==> flow/design.v <==
module BCD_SEVEN(BCD, SEGMENT);
    input [3: 0] BCD;
    output [7: 0] SEGMENT;
    assign SEGMENT = (BCD == 4'h0) ? 8'hc0 :
                     (BCD == 4'h1) ? 8'hF9 :
                     (BCD == 4'h2) ? 8'hA4 :
                     (BCD == 4'h3) ? 8'hB0 :
                     (BCD == 4'h4) ? 8'h99 :
                     (BCD == 4'h5) ? 8'h92 :
                     (BCD == 4'h6) ? 8'h82 :
                     (BCD == 4'h7) ? 8'hF8 :
                     (BCD == 4'h8) ? 8'h80 :
                     (BCD == 4'h9) ? 8'h90 :
                     8'hFF;
endmodule
module COUNTER(CLK, RESET, Q);
    input CLK, RESET;
    output [3:0] Q;
    reg [3:0] Q;
    always @(posedge CLK or negedge RESET)
        if (!RESET)
            Q = 4'h0;
        else
            begin
                Q = Q + 1'b1;
                if (Q == 4'hD)
                    Q = 4'h0;
            end
endmodule
module BCD_DECODER2(CLK, RESET, SEGMENT);
    input CLK;
    input RESET;
    output [15:0] SEGMENT;
    wire [7:0] BCD;
    COUNTER     A1  (CLK, RESET, BCD);
    BCD_SEVEN   A2  (BCD[3:0], SEGMENT[7:0]);
    BCD_SEVEN   A3  (BCD[7:4], SEGMENT[15:8]);
endmodule
# Tool chain data of BCD_DECODER2
# What the tools print for BCD_DECODER2, step after step.
# Lines are those of the file above, counted from 1.
# Operators: Yosys type, input widths -> output width; for muxes data width and select width s.
# Cell names lack the library's common part.
# A cell with -- has no value.
[design]
top = "BCD_DECODER2"
clock_port = "CLK"
cell_library = "sky130hd"
lib_corner = "tt_025C_1v80"

# Elaborated design
# Source: Yosys, flattened and elaborated, memories not mapped. Widths are those after wreduce; folded enables and synchronous resets count as part of the registers. Registers that Yosys merges into a memory's read port (data or address) are not register bits. Print and check cells do not count. Equal cells are merged and count once.
[bits]
regBits = 4
in_bits = 2
wordCells = 24
[op_classes]
addsub = 1
n_eq = 10
muxes = 11
reduce_and_logical = 1
[op_table]
columns = ["operator", "count"]
rows = [
  ["$mux 8", 9],
  ["$eq 4x3->1 const B", 4],
  ["$eq 4x4->1 const B", 3],
  ["$eq 4x2->1 const B", 2],
  ["$mux 7", 1],
  ["$add 4x1->4 const B", 1],
  ["$eq 4x1->1 const B", 1],
  ["$logic_not 4->1", 1],
  ["$mux 4", 1],
]

# Longest topological paths
# Yosys ltp: most cells in a row. Word level: on the elaborated netlist, between registers, memories and ports. Mapped: between sequential cells and ports; inverters and the memories' decode and read muxes count.
[logic_depth]
depth_word = 11
ABC_AREA = 0
ltp_mapped = 6

# Synthesis result
# The flow's flattened synthesis, as Yosys stat reports it; memories are mapped. The netlist is that of the ABC_AREA named above (0 if unset); the other value can give another one.
# The area totals of this step are shown rounded.
[types]
columns = ["cell_type", "count", "type_area_um2"]
rows = [
  ["dfrtp_1", 4, 100.096],
  ["buf_4", 10, 75.072],
  ["ha_1", 5, 62.56],
  ["inv_1", 5, 18.768],
  ["o21ba_4", 1, 16.266],
  ["a21boi_1", 2, 15.014],
  ["a21oi_1", 3, 15.014],
  ["a311oi_2", 1, 15.014],
  ["nor2_1", 4, 15.014],
  ["o21ai_0", 3, 15.014],
  ["nor2b_1", 2, 12.512],
  ["buf_6", 1, 11.261],
  ["nand3_2", 1, 10.01],
  ["o21ai_1", 2, 10.01],
  ["a221oi_1", 1, 8.758],
  ["nor4b_1", 1, 8.758],
  ["o22a_1", 1, 8.758],
  ["xnor2_1", 1, 8.758],
]
# Other cell types: 10; their cells: 12.
[synth_totals]
mapped_cells = 60
yosys_area_mm2 = 0.000498
ff_cells = 4
# By module: a second synthesis without flattening, with its own total; a netlist apart from the flattened one above.
[unflattened]
hier_cells = 75
area_unflattened_mm2 = 0.000576
# Each row is one instance without its submodules.
[modules]
columns = ["module", "n_inst", "cells", "mod_area_mm2", "seq_area_mm2"]
rows = [
  ["BCD_SEVEN", 2, 26, 0.000175, 0],
  ["COUNTER", 1, 22, 0.000221, 0.0001],
  ["BCD_DECODER2", 1, 1, 0.0000038, 0],
]

# Timing after synthesis
# Path of least setup slack by OpenSTA after synthesis, without wires, with an ideal clock, recovery checks aside; 20% of the period is set as input and as output delay. Where synthesis merged equal registers, the netlist keeps one of their names.
[synth_path]
kind = "register -> output"
from = "register A1.Q[0]"
to = "output port SEGMENT[1]"
clock_period_ns = 2.06
out_delay_ns = 0.412
t_arrival_ns = 1.372
t_required_ns = 1.648
path_slack_ns = 0.276
delay_ns = 1.372
driving_pins = 6
synth_period_reached_ns = 1.784
# "delay_ns" is the arrival time less input delay plus setup time.
# At an output port there is no setup time.
# "driving_pins": output pins that drive a net of the path, with the launching flip-flop's if there is one; two outputs of one cell count as two.
# "synth_period_reached_ns" = period - worst setup slack (recovery checks aside). The figure is calculated, with input and output delays left at 20% of the set period.
# Between the ends stands the longest chain of elaborated cells between them, by number of cells; it is not shown to be the way that was timed. Of several equally long chains one is given.
# Each line given opens the expression or statement behind the cell; cells for indexed reads and writes are added by Yosys, which also makes memories of some case tables.
# At most two assigning lines are given for a register; there are more.
[synth_between]
path_cell_list = "dfrtp_1 -> inv_1 -> ha_1 -> nor2b_1 -> o21a_1 -> a221oi_1"
elab_chain_cells = 11
cone_cells = 20
lines_between = 10
[synth_rtl]
columns = ["item", "line", "source"]
rows = [
  ["start, declared", 18, "output [3:0] Q;"],
  ["start, assigned", 22, "Q = 4'h0;"],
  ["start, assigned", 25, "Q = Q + 1'b1;"],
  ["$eq 4x4->1", 13, "(BCD == 4'h9) ? 8'h90 :"],
  ["$mux 7", 13, ""],
  ["$mux 8", 12, "(BCD == 4'h8) ? 8'h80 :"],
  ["$mux 8", 11, "(BCD == 4'h7) ? 8'hF8 :"],
  ["$mux 8", 10, "(BCD == 4'h6) ? 8'h82 :"],
  ["$mux 8", 9, "(BCD == 4'h5) ? 8'h92 :"],
  ["$mux 8", 8, "(BCD == 4'h4) ? 8'h99 :"],
  ["$mux 8", 7, "(BCD == 4'h3) ? 8'hB0 :"],
  ["$mux 8", 6, "(BCD == 4'h2) ? 8'hA4 :"],
  ["$mux 8", 5, "(BCD == 4'h1) ? 8'hF9 :"],
  ["$mux 8", 4, "assign SEGMENT = (BCD == 4'h0) ? 8'hc0 :"],
  ["end, declared", 33, "output [15:0] SEGMENT;"],
]

# Path in the finished layout
# Path of least setup slack in the final report of flow run 1 (OpenROAD, finished layout, wires in). Where an end is a register, its clock arrival counts in the times.
[layout_path]
kind = "register -> output"
from = "register A1.Q[0]"
to = "output port SEGMENT[1]"
clock_period_ns = 1.19
out_delay_ns = 0.24
t_arrival_ns = 1.59
t_required_ns = 0.95
path_slack_ns = -0.64
driving_pins = 7
# Between the ends stands the longest chain of elaborated cells between them, by number of cells; it is not shown to be the way that was timed. Of several equally long chains one is given.
# At most two assigning lines are given for a register; there are more.
[layout_between]
path_cell_list = "dfrtp_1 -> inv_2 -> ha_2 -> nor2b_2 -> o21a_1 -> a221oi_2 -> buf_2"
elab_chain_cells = 11
cone_cells = 20
lines_between = 10
[layout_rtl]
columns = ["item", "line", "source"]
rows = [
  ["start, declared", 18, "output [3:0] Q;"],
  ["start, assigned", 22, "Q = 4'h0;"],
  ["start, assigned", 25, "Q = Q + 1'b1;"],
  ["$eq 4x4->1", 13, "(BCD == 4'h9) ? 8'h90 :"],
  ["$mux 7", 13, ""],
  ["$mux 8", 12, "(BCD == 4'h8) ? 8'h80 :"],
  ["$mux 8", 11, "(BCD == 4'h7) ? 8'hF8 :"],
  ["$mux 8", 10, "(BCD == 4'h6) ? 8'h82 :"],
  ["$mux 8", 9, "(BCD == 4'h5) ? 8'h92 :"],
  ["$mux 8", 8, "(BCD == 4'h4) ? 8'h99 :"],
  ["$mux 8", 7, "(BCD == 4'h3) ? 8'hB0 :"],
  ["$mux 8", 6, "(BCD == 4'h2) ? 8'hA4 :"],
  ["$mux 8", 5, "(BCD == 4'h1) ? 8'hF9 :"],
  ["$mux 8", 4, "assign SEGMENT = (BCD == 4'h0) ? 8'hc0 :"],
  ["end, declared", 33, "output [15:0] SEGMENT;"],
]

==> runs of BCD_DECODER2 <==
Stored flow runs of BCD_DECODER2 (2 of them; Yosys, OpenROAD, sky130hd). They differ in their settings and are not a sequence. Constraints: input delay and output delay 20% of the set period each, output load 0.01 pF.
"timing.achieved_period_ns": clock period set for the run, less the worst setup slack. It is reckoned from that one timing run; input and output delays stay at 20% of the period that was set.
By "critical_path_time_ns" is meant the share of the clock period that the worst setup path is allowed (20% is reserved at inputs, 20% at outputs), minus its slack. Clock arrival times at its registers enter into it.
By "power.total_mw" is meant OpenSTA's value without simulated activity: inputs other than the clock are taken to toggle once in ten clock periods, and the tool carries that through the logic.
The results are shown rounded.

# flow run 1
==> flow/run.sh <==
#!/bin/bash
# the make line also repeats the synthesis and layout settings of config.mk as NAME=value (left out here)
make -C /OpenROAD-flow-scripts/flow DESIGN_CONFIG=/design/flow/config.mk WORK_HOME=/design/flow/orfs CLKGATE_MAP_FILE= finish
==> flow/config.mk <==
export PLATFORM = sky130hd
export DESIGN_NAME = BCD_DECODER2
export DESIGN_NICKNAME = BCD_DECODER2
export VERILOG_FILES = /design/flow/design.v
export SDC_FILE = /design/flow/constraint.sdc
export NUM_CORES = 4
export LEC_CHECK = 0
export CAP_MARGIN = 20
export CORE_MARGIN = 2
export CORE_UTILIZATION = 40
export SLEW_MARGIN = 20
==> flow/constraint.sdc <==
create_clock -name core_clock -period 1.19 [get_ports {CLK}]
set_input_delay 0.2380 -clock core_clock [delete_from_list [all_inputs] [get_ports {CLK}]]
set_output_delay 0.2380 -clock core_clock [all_outputs]
set_load 0.01 [all_outputs]

==> flow run 1: results <==
synth_chip_area_mm2=0.000498
critical_path_time_ns=1.59
critical_path_kind="register -> output"
power.total_mw=0.319
post_route_util_frac=0.657
timing.achieved_period_ns=1.830
stdcell_area_mm2=0.000749
tns_ns=-3.91
design_die_area_mm2=0.00154
timing.setup.ws_ns=-0.640

# flow run 2
==> flow/run.sh <==
#!/bin/bash
# the make line also repeats the synthesis and layout settings of config.mk as NAME=value (left out here)
make -C /OpenROAD-flow-scripts/flow DESIGN_CONFIG=/design/flow/config.mk WORK_HOME=/design/flow/orfs CLKGATE_MAP_FILE= finish
==> flow/config.mk <==
export PLATFORM = sky130hd
export DESIGN_NAME = BCD_DECODER2
export DESIGN_NICKNAME = BCD_DECODER2
export VERILOG_FILES = /design/flow/design.v
export SDC_FILE = /design/flow/constraint.sdc
export NUM_CORES = 4
export LEC_CHECK = 0
export CAP_MARGIN = 20
export CELL_PAD_IN_SITES_GLOBAL_PLACEMENT = 1
export CORE_MARGIN = 2
export CORE_UTILIZATION = 23
export CTS_CLUSTER_DIAMETER = 350
export GPL_ROUTABILITY_DRIVEN = 1
export MAX_ROUTING_LAYER = met4
export MIN_ROUTING_LAYER = met1
export PLACE_DENSITY = 0.92
export SETUP_SLACK_MARGIN = 0.1
export SLEW_MARGIN = 40
export TNS_END_PERCENT = 75
==> flow/constraint.sdc <==
create_clock -name core_clock -period 2.36 [get_ports {CLK}]
set_input_delay 0.4720 -clock core_clock [delete_from_list [all_inputs] [get_ports {CLK}]]
set_output_delay 0.4720 -clock core_clock [all_outputs]
set_load 0.01 [all_outputs]

==> flow run 2: results <==
timing.achieved_period_ns=2.176
post_route_util_frac=0.313
power.total_mw=0.158
tns_ns=0.000
stdcell_area_mm2=0.000627
timing.setup.ws_ns=0.184
design_die_area_mm2=0.00255
synth_chip_area_mm2=0.000498
critical_path_time_ns=1.70
critical_path_kind="register -> output"
